==> flow/design.v <==
module gpio_ctrl_ip (
    input              clk,
    input              rst_n,
    input              bus_valid,
    input              bus_we,
    input      [31:0]  bus_addr,
    input      [31:0]  bus_wdata,
    output reg [31:0]  bus_rdata,
    input      [31:0]  gpio_in,
    output     [31:0]  gpio_out
);
    reg  [31:0] gpio_data;    
    reg  [31:0] gpio_dir;     
    wire [31:0] gpio_read;    
    localparam GPIO_DATA_OFF = 8'h00;
    localparam GPIO_DIR_OFF  = 8'h04;
    localparam GPIO_READ_OFF = 8'h08;
    wire [7:0] addr_offset = bus_addr[7:0];
    always @(posedge clk or negedge rst_n) begin
        if (!rst_n) begin
            gpio_data <= 32'h0;
            gpio_dir  <= 32'h0;
        end else if (bus_valid && bus_we) begin
            case (addr_offset)
                GPIO_DATA_OFF: gpio_data <= bus_wdata;
                GPIO_DIR_OFF:  gpio_dir  <= bus_wdata;
                default: ;
            endcase
        end
    end
    always @(*) begin
        case (addr_offset)
            GPIO_DATA_OFF: bus_rdata = gpio_data;
            GPIO_DIR_OFF:  bus_rdata = gpio_dir;
            GPIO_READ_OFF: bus_rdata = gpio_read;
            default:       bus_rdata = 32'h0;
        endcase
    end
    assign gpio_out = gpio_data & gpio_dir;
    assign gpio_read = (gpio_dir & gpio_data) |
                       (~gpio_dir & gpio_in);
endmodule
=== From RTL to reports: gpio_ctrl_ip ===
Tool output for the design above, in the order of the flow.
Lines are those of the file above, counted from 1.
The mark n/a stands for no value.

* Top: gpio_ctrl_ip
* Clock port: clk
* Standard-cell library: sky130hd
* Library corner: tt_025C_1v80

=== Word-level counts ===
Source: Yosys, flattened and elaborated, memories not mapped. Widths are those after wreduce. Registers that Yosys merges into a memory's read port (data or address) are not register bits. Print and check cells do not count. Equal cells are merged and count once.

* Bitwise logic cells: 4
* Mux-type cells: 1
* Eq/ne operators: 2
* Reductions and logical operators: 4

{| class="wikitable"
|+ Operators with widths
! operator !! count
|-
| case mux 32 bit (select 3 bit) || 1
|-
| bitwise AND 32 bit || 2
|-
| OR 32 bit || 1
|-
| inverter 32 bit || 1
|-
| == test 8 x 3 -> 1 bit with constant B || 1
|-
| == test 8 x 4 -> 1 bit with constant B || 1
|-
| zero test 8 bit || 1
|-
| AND reduction 2 bit || 2
|-
| logical AND 1 bit || 1
|}

* Output and inout port bits: 64
* Cells after elaboration: 13
* Register bits after elaboration: 64
* Bits of input ports: 100

=== Longest topological paths ===
Longest topological path by Yosys (ltp), each cell counted once; first at word level (registers and memories cut), then after technology mapping (sequential cells cut; the memories' decode and read muxes count).

* Depth in word-level cells: 4
* ABC_AREA: 0
* Depth in mapped cells: 6

=== Mapped cells and area ===
Yosys stat after the flow's synthesis: flattened, memories mapped to cells. It holds for the ABC_AREA given above (unset counts as 0); a run with the other value may have another netlist.

{| class="wikitable"
|+ Cell types
! type !! count !! total area (µm²)
|-
| sky130_fd_sc_hd__dfrtp_1 || 64 || 1.6E+03
|-
| sky130_fd_sc_hd__mux2_4 || 60 || 900.864
|-
| sky130_fd_sc_hd__mux2i_1 || 32 || 320.307
|-
| sky130_fd_sc_hd__o22a_1 || 31 || 271.51
|-
| sky130_fd_sc_hd__and2_1 || 32 || 200.192
|-
| sky130_fd_sc_hd__a31oi_1 || 31 || 193.936
|-
| sky130_fd_sc_hd__nor2_1 || 33 || 123.869
|-
| sky130_fd_sc_hd__inv_1 || 31 || 116.362
|-
| sky130_fd_sc_hd__buf_6 || 6 || 67.565
|-
| sky130_fd_sc_hd__clkbuf_1 || 13 || 48.797
|-
| sky130_fd_sc_hd__mux2_2 || 4 || 45.043
|-
| sky130_fd_sc_hd__buf_2 || 4 || 20.019
|-
| sky130_fd_sc_hd__nor4_2 || 1 || 12.512
|-
| sky130_fd_sc_hd__or4b_1 || 1 || 10.01
|-
| sky130_fd_sc_hd__buf_1 || 2 || 7.507
|-
| sky130_fd_sc_hd__nand2_1 || 2 || 7.507
|-
| sky130_fd_sc_hd__nand3b_1 || 1 || 7.507
|-
| sky130_fd_sc_hd__o21a_1 || 1 || 7.507
|}

Other cell types: 2; their cells: 2.

* Chip area (Yosys): 3976.3 µm²
* Sequential area: 1601.5 µm²
* Buffer cells: 25
* Mapped flip-flops: 64
* Cells in the netlist: 351

=== Worst setup path after synthesis ===
Path of least setup slack by OpenSTA after synthesis, without wires, with an ideal clock, recovery checks aside; 20% of the period is set as input and as output delay. Where synthesis merged equal registers, the netlist keeps one of their names.

* Path type: input to output
* Start: input bus_addr[2]
* End: output bus_rdata[2]
* Buffers on the path: 2
* External input delay: 442 ps
* Arrival time: 1654 ps
* External output delay: 442 ps
* Clock period: 2210 ps
* Path slack: 114 ps
* Stages: 5
* Launch time at the first pin: 442 ps
* Delay of the path: 1212 ps
* Synthesis period reached: 2096 ps

"delay of the path" is the arrival time less input delay plus setup time.
At an output port there is no setup time.
"stages" counts driving pins, that of a launching flip-flop among them; a cell with two outputs on the path counts twice.
"synthesis period reached" is the clock period less the worst setup slack; recovery checks do not enter. This is arithmetic on one report: input and output delays are still those of the set period (20% each).
Between the ends stands the longest chain of elaborated cells between them, by number of cells; it is not shown to be the way that was timed. Of several equally long chains one is given.
A line is the first line of the expression or statement that the cell stems from. Yosys adds cells for indexed reads and writes and turns some case tables into memories.

* Cell sequence: sky130_fd_sc_hd__clkbuf_1 -> sky130_fd_sc_hd__buf_1 -> sky130_fd_sc_hd__mux2i_1 -> sky130_fd_sc_hd__o22a_1 -> sky130_fd_sc_hd__nor2_1
* Cells in the longest elaborated chain: 2
* Elaborated cells on any way between the ends: 4
* Classes of those cells: eq/ne (2); mux (1); reduce/logical (1)

{| class="wikitable"
|+ RTL lines, path post-synthesis
! what !! line !! text
|-
| start, declared || 6 || <nowiki>input      [31:0]  bus_addr,</nowiki>
|-
| == test 8 x 4 -> 1 bit || 32 || <nowiki>case (addr_offset)</nowiki>
|-
| case mux 32 bit (select 3 bit) || 32 ||
|-
| end, declared || 8 || <nowiki>output reg [31:0]  bus_rdata,</nowiki>
|}

=== Timing after layout ===
Path of least setup slack in the final report of record 1 (OpenROAD, finished layout, wires in). Where an end is a register, its clock arrival counts in the times.
The path's times are printed in steps of 10 ps; the period is the one set.

* Path type: input to register
* Start: input bus_addr[6]
* End: register gpio_dir[1]
* Path slack: 90 ps
* Launch time at the first pin: 410 ps
* Buffers on the path: 4
* Arrival time: 2190 ps
* Stages: 8
* Clock period: 2060 ps
* External input delay: 410 ps

Between the ends stands the longest chain of elaborated cells between them, by number of cells; it is not shown to be the way that was timed. Of several equally long chains one is given.

* Cell sequence: sky130_fd_sc_hd__clkbuf_2 -> sky130_fd_sc_hd__nor4_4 -> sky130_fd_sc_hd__nand2_2 -> sky130_fd_sc_hd__buf_6 -> sky130_fd_sc_hd__or4b_4 -> sky130_fd_sc_hd__buf_6 -> sky130_fd_sc_hd__buf_12 -> sky130_fd_sc_hd__mux2_4
* Cells in the longest elaborated chain: 2
* Elaborated cells on any way between the ends: 2
* Classes of those cells: eq/ne (1); reduce/logical (1)

{| class="wikitable"
|+ RTL lines, path after layout
! what !! line !! text
|-
| start, declared || 6 || <nowiki>input      [31:0]  bus_addr,</nowiki>
|-
| == test 8 x 3 -> 1 bit || 24 || <nowiki>case (addr_offset)</nowiki>
|-
| AND reduction 2 bit || n/a ||
|-
| end, assigned || 22 || <nowiki>gpio_dir  <= 32'h0;</nowiki>
|-
| end, assigned || 26 || <nowiki>GPIO_DIR_OFF:  gpio_dir  <= bus_wdata;</nowiki>
|-
| end, declared || 13 || <nowiki>reg  [31:0] gpio_dir;</nowiki>
|}

Subject: flow runs of gpio_ctrl_ip

Hi,

Record of 2 stored runs of the RTL-to-layout flow on gpio_ctrl_ip, platform sky130hd. The runs are unordered. Constraints: input delay and output delay 20% of the set period each, output load 0.01 pF.
By "achieved clock period" is meant the clock period of the run minus its worst setup slack. This is arithmetic on one report: input and output delays are still those of the set period (20% each).
"allowed time less slack (worst setup path)" = time allowed to the worst setup path (clock period - input delay - output delay, where it has them) - its slack; a late launch clock adds to it, a late capture clock takes from it.
"allowed time less slack (worst setup path)" is known to 10 ps.

=== Record 1 ===
{| class="wikitable"
! Setting !! Value
|-
| period_ns || 2.06
|-
| CORE_UTILIZATION || 44
|-
| CAP_MARGIN || 20
|-
| CORE_MARGIN || 2
|-
| SLEW_MARGIN || 20
|-
! Result !! Value
|-
| Netlist area reported by Yosys || 3976.3 µm²
|-
| Overall die area || 9813.9 µm²
|-
| Standard-cell area after layout || 5794.3 µm²
|-
| Worst slack on setup checks || 87 ps
|-
| Setup total negative slack || 0 ps
|-
| Achieved clock period || 1973 ps
|-
| Allowed time less slack (worst setup path) || 1560 ps
|-
| Critical path type || input to register
|}

=== Record 2 ===
{| class="wikitable"
! Setting !! Value
|-
| period_ns || 1.99
|-
| CORE_UTILIZATION || 22
|-
| PLACE_DENSITY_LB_ADDON || 0.25
|-
| CORE_ASPECT_RATIO || 0.79
|-
| CELL_PAD_IN_SITES_GLOBAL_PLACEMENT || 0
|-
| ABC_AREA || 1
|-
| GPL_ROUTABILITY_DRIVEN || 1
|-
| CTS_CLUSTER_SIZE || 15
|-
| CAP_MARGIN || 5
|-
| MAX_ROUTING_LAYER || met5
|-
| CORE_MARGIN || 2
|-
| SLEW_MARGIN || 20
|-
! Result !! Value
|-
| Netlist area reported by Yosys || 3843.7 µm²
|-
| Overall die area || 18552.6 µm²
|-
| Standard-cell area after layout || 6193.4 µm²
|-
| Worst slack on setup checks || 43 ps
|-
| Setup total negative slack || 0 ps
|-
| Achieved clock period || 1947 ps
|-
| Allowed time less slack (worst setup path) || 1150 ps
|-
| Critical path type || input to output
|}

Regards
