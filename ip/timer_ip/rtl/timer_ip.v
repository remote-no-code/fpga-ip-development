==> flow/design.v <==
module timer_ip (
    input            clk,
    input            resetn,
    input            sel,
    input            we,
    input  [31:0]    addr,
    input  [31:0]    wdata,
    output reg [31:0] rdata,
    output reg       timeout
);
    localparam REG_CTRL  = 32'h00;   
    localparam REG_LOAD  = 32'h04;   
    localparam REG_VALUE = 32'h08;   
    localparam REG_STAT  = 32'h0C;   
    reg        en;
    reg        mode;           
    reg [31:0] load_reg;
    reg [31:0] value_reg;
    wire tick = 1'b1;    
    always @(posedge clk or negedge resetn) begin
        if (!resetn) begin
            en       <= 1'b0;
            mode     <= 1'b0;
            load_reg <= 32'd0;
        end else if (sel && we) begin
            case (addr[3:0])
                REG_CTRL: begin
                    en   <= wdata[0];
                    mode <= wdata[1];
                end
                REG_LOAD: begin
                    load_reg <= wdata;
                end
                default: ;
            endcase
        end
    end
    always @(posedge clk or negedge resetn) begin
        if (!resetn) begin
            value_reg <= 32'd0;
            timeout   <= 1'b0;
        end else begin
            timeout <= 1'b0;    
            if (en && tick) begin
                if (value_reg > 0) begin
                    value_reg <= value_reg - 1'b1;
                end else begin
                    timeout <= 1'b1;    
                    if (mode)
                        value_reg <= load_reg;  
                    else
                        value_reg <= 32'd0;     
                end
            end
        end
    end
    always @(*) begin
        case (addr[3:0])
            REG_CTRL:  rdata = {30'b0, mode, en};
            REG_LOAD:  rdata = load_reg;
            REG_VALUE: rdata = value_reg;
            REG_STAT:  rdata = {31'b0, timeout};
            default:   rdata = 32'b0;
        endcase
    end
endmodule
## Tool chain data of timer_ip

The steps from the RTL of timer_ip to its reports follow in flow order.
Lines are those of the file above, counted from 1.
Not given: -

| design | value |
|---|---|
| top | timer_ip |
| clock input | clk |
| library | sky130hd |
| corner | tt_025C_1v80 |

## Word level

Source: Yosys, flattened and elaborated, memories not mapped. Widths are those after wreduce. Registers that Yosys merges into a memory's read port (data or address) are not register bits. Print and check cells do not count. Equal cells are merged and count once.

| storage and ports | value |
|---|---|
| bits of input ports | 68 |
| output and inout bits | 33 |
| flip-flop bits (word level) | 67 |

| operators by class | value |
|---|---|
| magnitude comparators | 1 |
| muxes and demuxes | 5 |
| equality and inequality tests | 3 |
| $add $sub $neg | 1 |
| reductions and logical operators | 4 |

Operator list:

| cell | count |
|---|---|
| 32-bit case mux with 4-bit select | 1 |
| 32-bit 2-to-1 mux | 2 |
| 32-bit by 1-bit subtractor with 32-bit output (second input constant) | 1 |
| 32-bit by 1-bit greater-than comparator with 1-bit output (second input constant) | 1 |
| 4-bit equality test (second input constant) | 2 |
| 2-bit AND reduction | 2 |
| 4-bit by 3-bit equality test with 1-bit output (second input constant) | 1 |
| 4-bit logical NOT | 1 |
| 1-bit 2-to-1 mux | 2 |
| 1-bit logical AND | 1 |

## Logic depth

Yosys ltp: most cells in a row. Word level: on the elaborated netlist, between registers, memories and ports. Mapped: between sequential cells and ports; inverters and the memories' decode and read muxes count.

| logic depth | value |
|---|---|
| word-level depth | 3 |
| ABC_AREA | 0 |
| depth in mapped cells | 9 |

## After synthesis

Source: synth_stat.txt of the flow (Yosys; design flattened, memories mapped). It holds for the ABC_AREA given above (unset counts as 0); a run with the other value may have another netlist.
The area totals of this step are shown rounded.

Cell types:

| type | count | total area (µm²) |
|---|---|---|
| sky130_fd_sc_hd__dfrtp_1 | 67 | 1.68E+03 |
| sky130_fd_sc_hd__mux2_2 | 35 | 394.128 |
| sky130_fd_sc_hd__a22oi_1 | 40 | 300.288 |
| sky130_fd_sc_hd__nor2_1 | 53 | 198.941 |
| sky130_fd_sc_hd__nand2_1 | 32 | 120.115 |
| sky130_fd_sc_hd__clkbuf_1 | 23 | 86.333 |
| sky130_fd_sc_hd__nor3_1 | 14 | 70.067 |
| sky130_fd_sc_hd__nand4_1 | 10 | 62.56 |
| sky130_fd_sc_hd__o22a_1 | 7 | 61.309 |
| sky130_fd_sc_hd__mux2i_1 | 6 | 60.058 |
| sky130_fd_sc_hd__a22o_1 | 6 | 52.55 |
| sky130_fd_sc_hd__nor4_2 | 4 | 50.048 |
| sky130_fd_sc_hd__a21oi_1 | 9 | 45.043 |
| sky130_fd_sc_hd__o21a_1 | 6 | 45.043 |
| sky130_fd_sc_hd__o21ai_0 | 9 | 45.043 |
| sky130_fd_sc_hd__or3_1 | 7 | 43.792 |
| sky130_fd_sc_hd__nor4_4 | 2 | 42.541 |
| sky130_fd_sc_hd__nor4_1 | 6 | 37.536 |

Not listed: further types 34, cells in them 70.

| mapped netlist | value |
|---|---|
| buffer cells | 29 |
| mapped cells | 406 |
| mapped area | 3,930 µm² |
| flip-flops | 67 |
| area of sequential cells | 1,680 µm² |

## Path before layout

Path of least setup slack by OpenSTA after synthesis, without wires, with an ideal clock, recovery checks aside; 20% of the period is set as input and as output delay. Where synthesis merged equal registers, the netlist keeps one of their names.

| timing after synthesis | value |
|---|---|
| path type | register to register |
| from | register value_reg[0] |
| to | register value_reg[26] |
| path delay | 2.063 ns |
| slack | 0.007 ns |
| path buffers | 0 |
| time at the first pin | 0.000 ns |
| period | 2.07 ns |
| driving pins on the path | 7 |
| arrival time | 1.937 ns |
| required time | 1.944 ns |
| period reached after synthesis | 2.063 ns |

"path delay" = arrival - input delay + setup time.
"driving pins on the path" counts driving pins, that of a launching flip-flop among them; a cell with two outputs on the path counts twice.
"period reached after synthesis" is the clock period less the worst setup slack; recovery checks do not enter. This is arithmetic on one report: input and output delays are still those of the set period (20% each).
Between the ends stands the longest chain of elaborated cells between them, by number of cells; it is not shown to be the way that was timed. Of several equally long chains one is given.
A line is the first line of the expression or statement that the cell stems from. Yosys adds cells for indexed reads and writes and turns some case tables into memories.
A register here has more assigning lines than the two given.

| between the ends, after synthesis | value |
|---|---|
| path through | sky130_fd_sc_hd__dfrtp_1 > sky130_fd_sc_hd__inv_1 > sky130_fd_sc_hd__ha_1 > sky130_fd_sc_hd__nor4b_4 > sky130_fd_sc_hd__nand4_1 > sky130_fd_sc_hd__or3_1 > sky130_fd_sc_hd__a221o_1 |
| cells in the longest elaborated chain | 2 |
| elaborated cells between the ends (all ways) | 3 |
| RTL lines with such cells | 2 |

Ends and longest elaborated chain, after synthesis:

| what | line | text |
|---|---|---|
| from (decl) | 18 | `reg [31:0] value_reg;` |
| from (assign) | 46 | `value_reg <= value_reg - 1'b1;` |
| from (assign) | 50 | `value_reg <= load_reg;` |
| 32-bit by 1-bit subtractor with 32-bit output | 46 |  |
| 32-bit 2-to-1 mux | 45 | `if (value_reg > 0) begin` |
| to (assign) | 46 |  |
| to (assign) | 50 |  |
| to (decl) | 18 |  |

## Path in the finished layout

From the final timing report of stored run 1: the path of least setup slack in the routed layout; clock arrival at registers is part of the times.

| timing post-layout | value |
|---|---|
| path type | input to output |
| from | input addr[3] |
| to | output rdata[24] |
| time at the first pin | 0.49 ns |
| period | 2.47 ns |
| driving pins on the path | 6 |
| path buffers | 3 |
| input delay | 0.49 ns |
| external output delay | 0.49 ns |
| required time | 1.98 ns |
| slack | 0.02 ns |
| arrival time | 1.96 ns |

Between the ends stands the longest chain of elaborated cells between them, by number of cells; it is not shown to be the way that was timed. Of several equally long chains one is given.

| between the ends, post-layout | value |
|---|---|
| path through | sky130_fd_sc_hd__dlygate4sd2_1 > sky130_fd_sc_hd__nor2b_4 > sky130_fd_sc_hd__bufbuf_16 > sky130_fd_sc_hd__a22oi_1 > sky130_fd_sc_hd__nor2_1 > sky130_fd_sc_hd__dlygate4sd2_1 |
| cells in the longest elaborated chain | 2 |
| elaborated cells between the ends (all ways) | 5 |

Ends and longest elaborated chain, post-layout:

| what | line | text |
|---|---|---|
| from (decl) | 6 | `input  [31:0]    addr,` |
| 4-bit equality test | 58 | `case (addr[3:0])` |
| 32-bit case mux with 4-bit select | 58 |  |
| to (decl) | 8 | `output reg [31:0] rdata,` |

Add stored flow runs of timer_ip

Settings and measured results of 2 stored flow runs for module timer_ip (sky130hd), not sorted in any way. The constraints put input and output delay at 20% of the set period each and load the outputs with 0.01 pF.
"clock period achieved" = clock period - worst setup slack. The figure is calculated, with input and output delays left at 20% of the set period.
"power consumption" rests on the timing tool's default activity at the inputs, not on a simulated workload.
The measured numbers are rounded.
A setting shown as -- is not set for that run.

| stored run | period_ns | CORE_UTILIZATION | SETUP_SLACK_MARGIN | PLACE_DENSITY | CORE_MARGIN | CELL_PAD_IN_SITES_DETAIL_PLACEMENT | GPL_TIMING_DRIVEN | CAP_MARGIN | SLEW_MARGIN | MAX_ROUTING_LAYER | PLACE_DENSITY_LB_ADDON | CORE_ASPECT_RATIO | CELL_PAD_IN_SITES_GLOBAL_PLACEMENT | CTS_CLUSTER_SIZE | CTS_CLUSTER_DIAMETER | MIN_ROUTING_LAYER | utilization after routing | setup total negative slack (ns) | clock period achieved (ns) | die footprint (µm²) | chip area in the Yosys report (µm²) | power consumption (uW) | standard-cell area after layout (µm²) | worst slack on setup checks (ns) |
|---|---|---|---|---|---|---|---|---|---|---|---|---|---|---|---|---|---|---|---|---|---|---|---|---|
| stored run 1 | 2.47 | 21 | -0.06 | 0.66 | 10 | 2 | 1 | 0 | 15 | met5 | -- | -- | -- | -- | -- | -- | 0.296 | 0.000 | 2.450 | 24,600 | 3,930 | 4,850 | 5,360 | 0.020 |
| stored run 2 | 2.07 | 35 | -0.04 | -- | 2 | 1 | 0 | 20 | 20 | -- | 0.27 | 1.97 | 2 | 82 | 326 | met2 | 0.533 | -3.92 | 2.306 | 12,100 | 3,930 | 6,600 | 5,870 | -0.236 |
